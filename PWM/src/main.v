==> flow/design.v <==
`timescale 1ns / 1ps
module PWM (
        input  wire clk,             
        input  wire[7:0] duty_cycle,  
        output wire out              
    );
    reg [7:0] pwm_counter;
    reg out_reg;
    initial
    begin
        pwm_counter <= 0;
        out_reg <= 1'b0;
    end
    always @(posedge clk)
    begin
        pwm_counter <= pwm_counter + 1;
        if (pwm_counter < duty_cycle)
            out_reg <= 1'b1;
        else
            out_reg <= 1'b0;
    end
    assign out = out_reg;
endmodule
`timescale 1ns / 1ps
module k_board (
        input  wire clk,             
        input  wire[3:0] col_data,   
        output reg [2:0] col_power,  
        output wire [23:0] data       
    );
    localparam CLK_HZ      = 25_000_000;  
    localparam SCAN_RATE   = 60;        
    localparam BLANK_US    = 10;          
    localparam integer SCAN_CYCLES = CLK_HZ / SCAN_RATE;            
    localparam integer BLANK_CYC   = (CLK_HZ/1_000_000) * BLANK_US; 
    reg [31:0] scan_cnt  = 0;         
    reg [31:0] blank_cnt = 0;         
    reg [1:0]  col_ix    = 0;         
    reg [23:0] data_cur  = 24'b0;     
    reg [23:0] data_out  = 24'b0;     
    initial
    begin
        col_power <= 3'b000;
        data_out <= 24'b0;
        data_cur <= 24'b0;
    end
    always @(posedge clk)
    begin
        if (blank_cnt != 0)
        begin
            blank_cnt  <= blank_cnt - 1;
            col_power  <= 3'b000;        
        end
        else if (scan_cnt == 0)
        begin
            case ((col_ix == 2) ? 0 : col_ix + 1)
                2'd0: col_power <= 3'b001;   
                2'd1:
                    col_power <= 3'b010;   
                2'd2:
                    col_power <= 3'b100;   
                default:
                    col_power <= 3'b000;
            endcase
            col_ix   <= (col_ix == 2) ? 0 : col_ix + 1;
            scan_cnt <= SCAN_CYCLES;                
            if (col_ix == 0)
            begin
                data_out <= data_cur;
            end
        end
        else if (scan_cnt == SCAN_CYCLES - SCAN_CYCLES/4)   
        begin
            case (col_ix)
                2'd0:
                begin  
                    if (col_data[0])
                        data_cur[7:0] <= (data_cur[7:0] >= 8'd4) ? data_cur[7:0] - 8'd4 : 8'd0;       
                    if (col_data[1])
                        data_cur[7:0] <= (data_cur[7:0] >= 8'd1) ? data_cur[7:0] - 8'd1 : 8'd0;       
                    if (col_data[2])
                        data_cur[7:0] <= (data_cur[7:0] <= 8'd254) ? data_cur[7:0] + 8'd1 : 8'd255;  
                    if (col_data[3])
                        data_cur[7:0] <= (data_cur[7:0] <= 8'd251) ? data_cur[7:0] + 8'd4 : 8'd255;  
                end
                2'd1:
                begin  
                    if (col_data[0])
                        data_cur[15:8] <= (data_cur[15:8] >= 8'd4) ? data_cur[15:8] - 8'd4 : 8'd0;
                    if (col_data[1])
                        data_cur[15:8] <= (data_cur[15:8] >= 8'd1) ? data_cur[15:8] - 8'd1 : 8'd0;
                    if (col_data[2])
                        data_cur[15:8] <= (data_cur[15:8] <= 8'd254) ? data_cur[15:8] + 8'd1 : 8'd255;
                    if (col_data[3])
                        data_cur[15:8] <= (data_cur[15:8] <= 8'd251) ? data_cur[15:8] + 8'd4 : 8'd255;
                end
                2'd2:
                begin  
                    if (col_data[0])
                        data_cur[23:16] <= (data_cur[23:16] >= 8'd4) ? data_cur[23:16] - 8'd4 : 8'd0;
                    if (col_data[1])
                        data_cur[23:16] <= (data_cur[23:16] >= 8'd1) ? data_cur[23:16] - 8'd1 : 8'd0;
                    if (col_data[2])
                        data_cur[23:16] <= (data_cur[23:16] <= 8'd254) ? data_cur[23:16] + 8'd1 : 8'd255;
                    if (col_data[3])
                        data_cur[23:16] <= (data_cur[23:16] <= 8'd251) ? data_cur[23:16] + 8'd4 : 8'd255;
                end
                default:
                    ;
            endcase
            scan_cnt <= scan_cnt - 1;               
            blank_cnt<= BLANK_CYC;                  
        end
        else
        begin
            scan_cnt <= scan_cnt - 1;               
        end
    end
    assign data = data_out;
endmodule
`timescale 1ns / 1ps
module main (
        input  wire clk,             
        input  wire [3:0] col_data,    
        output wire [2:0] col_power,    
        output wire led_green,       
        output wire led_blue,        
        output wire led_red,         
        output wire led        
    );
    reg [31:0] counter;
    reg [7:0] pwm_value_R;
    reg [7:0] pwm_value_G;
    reg [7:0] pwm_value_B;
    wire pwm_red;
    wire pwm_green;
    wire pwm_blue;
    wire [23:0] kbd_data;
    initial
    begin
        counter <= 0;
        pwm_value_R <= 8'b0;
        pwm_value_G <= 8'b0;
        pwm_value_B <= 8'b0;
    end
    always @(posedge clk)
    begin
        if (counter < 2500000)
            counter <= counter + 1;
        else
        begin
            counter <= 0;
            pwm_value_R <= kbd_data[7:0];    
            pwm_value_G <= kbd_data[15:8];    
            pwm_value_B <= kbd_data[23:16];
        end
    end
    k_board kbd (.clk(clk), .col_data(col_data), .col_power(col_power), .data(kbd_data));
    PWM pwm_inst_red (.clk(clk), .duty_cycle(pwm_value_R), .out(pwm_red));
    PWM pwm_inst_green (.clk(clk), .duty_cycle(pwm_value_G), .out(pwm_green));
    PWM pwm_inst_blue (.clk(clk), .duty_cycle(pwm_value_B), .out(pwm_blue));
    assign led_green = ~pwm_green;
    assign led_blue = ~pwm_blue;
    assign led_red = ~pwm_red;
    assign led = |pwm_value_B;
endmodule
Step by step through the tools: main
The steps from the RTL of main to its reports follow in flow order.
Line numbers count from 1 in the design file above.
Operators: Yosys type, input widths -> output width; for muxes data width and select width s.
Cell names lack the library's common part.
A cell with -- has no value.
Design
  top module: main
  clock: clk
  library: sky130hd
  timing corner: tt_025C_1v80

Elaborated design
Source: Yosys, flattened and elaborated, memories not mapped. Widths are those after wreduce. Registers that Yosys merges into a memory's read port (data or address) are not register bits. Print and check cells do not count. Equal cells are merged and count once.
Storage and ports
  bits in registers: 200
  latch bits: 0
  RAM bits: 0
  memory bits (read-only): 0
  clocked read ports x word width: 0
  memories kept: 0
  input port bits: 5
  output and inout bits: 7
  cells after elaboration: 109
Cells by class
  add/subtract/negate cells: 19
  multiply operators: 0
  divide/modulo/power cells: 0
  magnitude comparators: 16
  equality and inequality tests: 6
  shifts and indexed selects: 0
  multiplexer cells: 32
  bitwise gates (word level): 5
  reductions and logical operators: 13
Operator list (number)
  $mux 8: 24
  $mux 32: 4
  $sub 32x1->32 const B: 2
  $logic_not 32->1: 2
  $add 8x1->8 const B: 6
  $le 8x8->1 const B: 6
  $add 32x1->32 const B: 1
  $eq 32x1->1 const B: 1
  $eq 32x19->1 const B: 1
  $eq 32x2->1 const B: 1
  $lt 32x22->1 const B: 1
  $reduce_bool 32->1: 1
  $sub 8x1->8 const B: 3
  $ge 8x1->1 const B: 3
  $add 8x3->8 const B: 3
  $sub 8x3->8 const B: 3
  $ge 8x3->1 const B: 3
  $lt 8x8->1: 3
  $reduce_and 5->1: 3
  $pmux 3 s3: 1
  $reduce_or 8->1: 1
  $not 1->1: 5
  $reduce_and 2->1: 2
  $reduce_bool 4->1: 1
  $add 2x1->3 const B: 1
  $reduce_and 3->1: 1
  $mux 1: 3
  $eq 2x1->1 const B: 1
Other operator kinds: 4; their cells: 4.

Logic depth
Yosys ltp: most cells in a row. Word level: on the elaborated netlist, between registers, memories and ports. Mapped: between sequential cells and ports; inverters and the memories' decode and read muxes count.
Logic depth
  depth after elaboration: 6
  ABC_AREA: 0
  depth in mapped cells: 9
  gate-level depth less buffers: 9

Synthesis result
Source: synth_stat.txt of the flow (Yosys; design flattened, memories mapped). It holds for the ABC_AREA given above (unset counts as 0); a run with the other value may have another netlist.
Cells by type
  edfxtp_1: number 138, area in all 4.14E+03 µm²
  dfxtp_1: number 62, area in all 1241.19 µm²
  ha_1: number 51, area in all 638.112 µm²
  xnor2_1: number 66, area in all 578.054 µm²
  nor2_1: number 132, area in all 495.475 µm²
  xor2_1: number 31, area in all 271.51 µm²
  nand3_1: number 51, area in all 255.245 µm²
  nand2_1: number 62, area in all 232.723 µm²
  inv_1: number 59, area in all 221.462 µm²
  nor3_1: number 44, area in all 220.211 µm²
  o21ai_0: number 37, area in all 185.178 µm²
  nor4_1: number 25, area in all 156.4 µm²
  a21oi_1: number 31, area in all 155.149 µm²
  nand4_1: number 15, area in all 93.84 µm²
  nand2b_1: number 14, area in all 87.584 µm²
  clkbuf_1: number 22, area in all 82.579 µm²
  or3_1: number 13, area in all 81.328 µm²
  and3_1: number 12, area in all 75.072 µm²
Other cell types: 60; their cells: 175.
Mapped netlist
  cell count: 1040
  synthesis area: 0.0107115 mm²
  sequential part of the area: 0.0053852 mm²
  flip-flops: 200
  buffer cells: 33
By module: a second synthesis without flattening, with its own total; a netlist apart from the flattened one above.
Unflattened totals
  cell total of the unflattened synthesis: 1054
  area total of the unflattened synthesis: 0.0107691 mm²
Each row is one instance without its submodules.
By module
  k_board: times used 1, cells 735, area 0.0073158 mm², sequential area 0.0034833 mm²
  main: times used 1, cells 163, area 0.0020307 mm², sequential area 0.0013613 mm²
  PWM: times used 3, cells 52, area 0.0004742 mm², sequential area 0.0001802 mm²

Worst setup path after synthesis
Path of least setup slack by OpenSTA after synthesis, without wires, with an ideal clock, recovery checks aside; 20% of the period is set as input and as output delay. Where synthesis merged equal registers, the netlist keeps one of their names.
Timing path post-synthesis
  path type: reg2reg
  start point: register kbd.scan_cnt[9]
  end point: register kbd.data_out[0]
  period: 6.13 ns
  setup time: 0.435 ns
  launch time at the first pin: 0.000 ns
  arrival: 3.324 ns
  required time: 5.695 ns
  path slack: 2.371 ns
  delay of the path: 3.759 ns
  driving pins on the path: 7
  buffers on the path: 1
  synthesis period reached: 3.759 ns
"delay of the path" = arrival - input delay + setup time.
"driving pins on the path" counts driving pins, that of a launching flip-flop among them; a cell with two outputs on the path counts twice.
"synthesis period reached" = period - worst setup slack (recovery checks aside). The figure is calculated, with input and output delays left at 20% of the set period.
Between the ends stands the longest chain of elaborated cells between them, by number of cells; it is not shown to be the way that was timed. Of several equally long chains one is given.
Each line given opens the expression or statement behind the cell; cells for indexed reads and writes are added by Yosys, which also makes memories of some case tables.
A register here has more assigning lines than the two given.
On the way, post-synthesis
  cells stage by stage: edfxtp_1 -> nor4_2 -> nand4_1 -> buf_2 -> nor2_2 -> nand2_1 -> nor3_1
  length of the longest elaborated chain: 2
  elaborated cells between the ends (all ways): 2
  source lines of those cells: 1
  those cells by class: reduce/logical: 2
RTL lines, path post-synthesis
  from (decl): RTL line 36  | reg [31:0] scan_cnt  = 0;
  from (assign): RTL line 111  | scan_cnt <= scan_cnt - 1;
  from (assign): RTL line 116  | scan_cnt <= scan_cnt - 1;
  $logic_not 32->1: RTL line 54  | else if (scan_cnt == 0)
  $reduce_and 3->1
  to (assign): RTL line 69  | data_out <= data_cur;
  to (decl): RTL line 40  | reg [23:0] data_out  = 24'b0;

Worst path after layout
From the final timing report of entry A: the path of least setup slack in the routed layout; clock arrival at registers is part of the times.
Timing path after layout
  path type: reg2reg
  start point: register kbd.data_cur[11]
  end point: register kbd.data_cur[12]
  period: 3.05 ns
  setup time: 0.26 ns
  launch time at the first pin: 0.43 ns
  arrival: 2.94 ns
  required time: 3.21 ns
  path slack: 0.27 ns
  driving pins on the path: 8
  buffers on the path: 0
Between the ends stands the longest chain of elaborated cells between them, by number of cells; it is not shown to be the way that was timed. Of several equally long chains one is given.
A register here has more assigning lines than the two given.
On the way, after layout
  cells stage by stage: edfxtp_1 -> inv_1 -> ha_1 -> or4b_1 -> a211o_1 -> o211a_1 -> o31ai_1 -> a22oi_1
  length of the longest elaborated chain: 6
  elaborated cells between the ends (all ways): 16
  source lines of those cells: 8
  those cells by class: add/sub: 4; compare: 4; mux: 8
RTL lines, path after layout
  from (decl): RTL line 39  | reg [23:0] data_cur  = 24'b0;
  from (assign): RTL line 89  | data_cur[15:8] <= (data_cur[15:8] >= 8'd4) ? data_cur[15:8] - 8'd4 : 8'd0;
  from (assign): RTL line 91  | data_cur[15:8] <= (data_cur[15:8] >= 8'd1) ? data_cur[15:8] - 8'd1 : 8'd0;
  $sub 8x3->8: RTL line 89
  $mux 8: RTL line 89
  $mux 8: RTL line 88  | if (col_data[0])
  $mux 8: RTL line 90  | if (col_data[1])
  $mux 8: RTL line 92  | if (col_data[2])
  $mux 8: RTL line 94  | if (col_data[3])
  to (assign): RTL line 93  | data_cur[15:8] <= (data_cur[15:8] <= 8'd254) ? data_cur[15:8] + 8'd1 : 8'd255;
  to (assign): RTL line 95  | data_cur[15:8] <= (data_cur[15:8] <= 8'd251) ? data_cur[15:8] + 8'd4 : 8'd255;
  to (decl): RTL line 39

FLOW RESULTS
============

Measured data: module main, platform sky130hd, 2 stored runs of the flow under differing settings, order arbitrary. Input and output delays are each 20% of the period that was set; the output load is 0.01 pF.
By "allowed time less slack (worst setup path)" is meant the share of the clock period that the worst setup path is allowed (20% is reserved at inputs, 20% at outputs), minus its slack. Clock arrival times at its registers enter into it.
"power consumption" is the tool's figure for a default switching activity; nothing was simulated.

==> entry A: settings <==
{ "period_ns": 3.05, "CORE_UTILIZATION": 50, "SETUP_SLACK_MARGIN": 0.12, "PLACE_DENSITY_LB_ADDON": 0.13, "TNS_END_PERCENT": 85, "ABC_AREA": 0, "SLEW_MARGIN": 30, "MAX_ROUTING_LAYER": "met4", "CAP_MARGIN": 20, "CORE_MARGIN": 2 }
==> entry A: results <==
area of the synthesized netlist: 0.0107115 mm²
full die area: 0.0226096 mm²
standard-cell area after layout: 0.0119339 mm²
setup slack of the critical path: 0.274 ns
final setup TNS: 0.000 ns
power consumption: 5164 µW
allowed time less slack (worst setup path): 2.78 ns
type of the worst setup path: reg2reg

==> entry B: settings <==
{ "period_ns": 2.49, "CORE_UTILIZATION": 65, "SETUP_SLACK_MARGIN": 0.33, "PLACE_DENSITY_LB_ADDON": 0.15, "GPL_ROUTABILITY_DRIVEN": 0, "MIN_ROUTING_LAYER": "met1", "MAX_ROUTING_LAYER": "met5", "CAP_MARGIN": 20, "CORE_MARGIN": 2, "SLEW_MARGIN": 20 }
==> entry B: results <==
area of the synthesized netlist: 0.0107115 mm²
full die area: 0.0175218 mm²
standard-cell area after layout: 0.013309 mm²
setup slack of the critical path: 0.140 ns
final setup TNS: 0.000 ns
power consumption: 6716 µW
allowed time less slack (worst setup path): 2.35 ns
type of the worst setup path: reg2reg
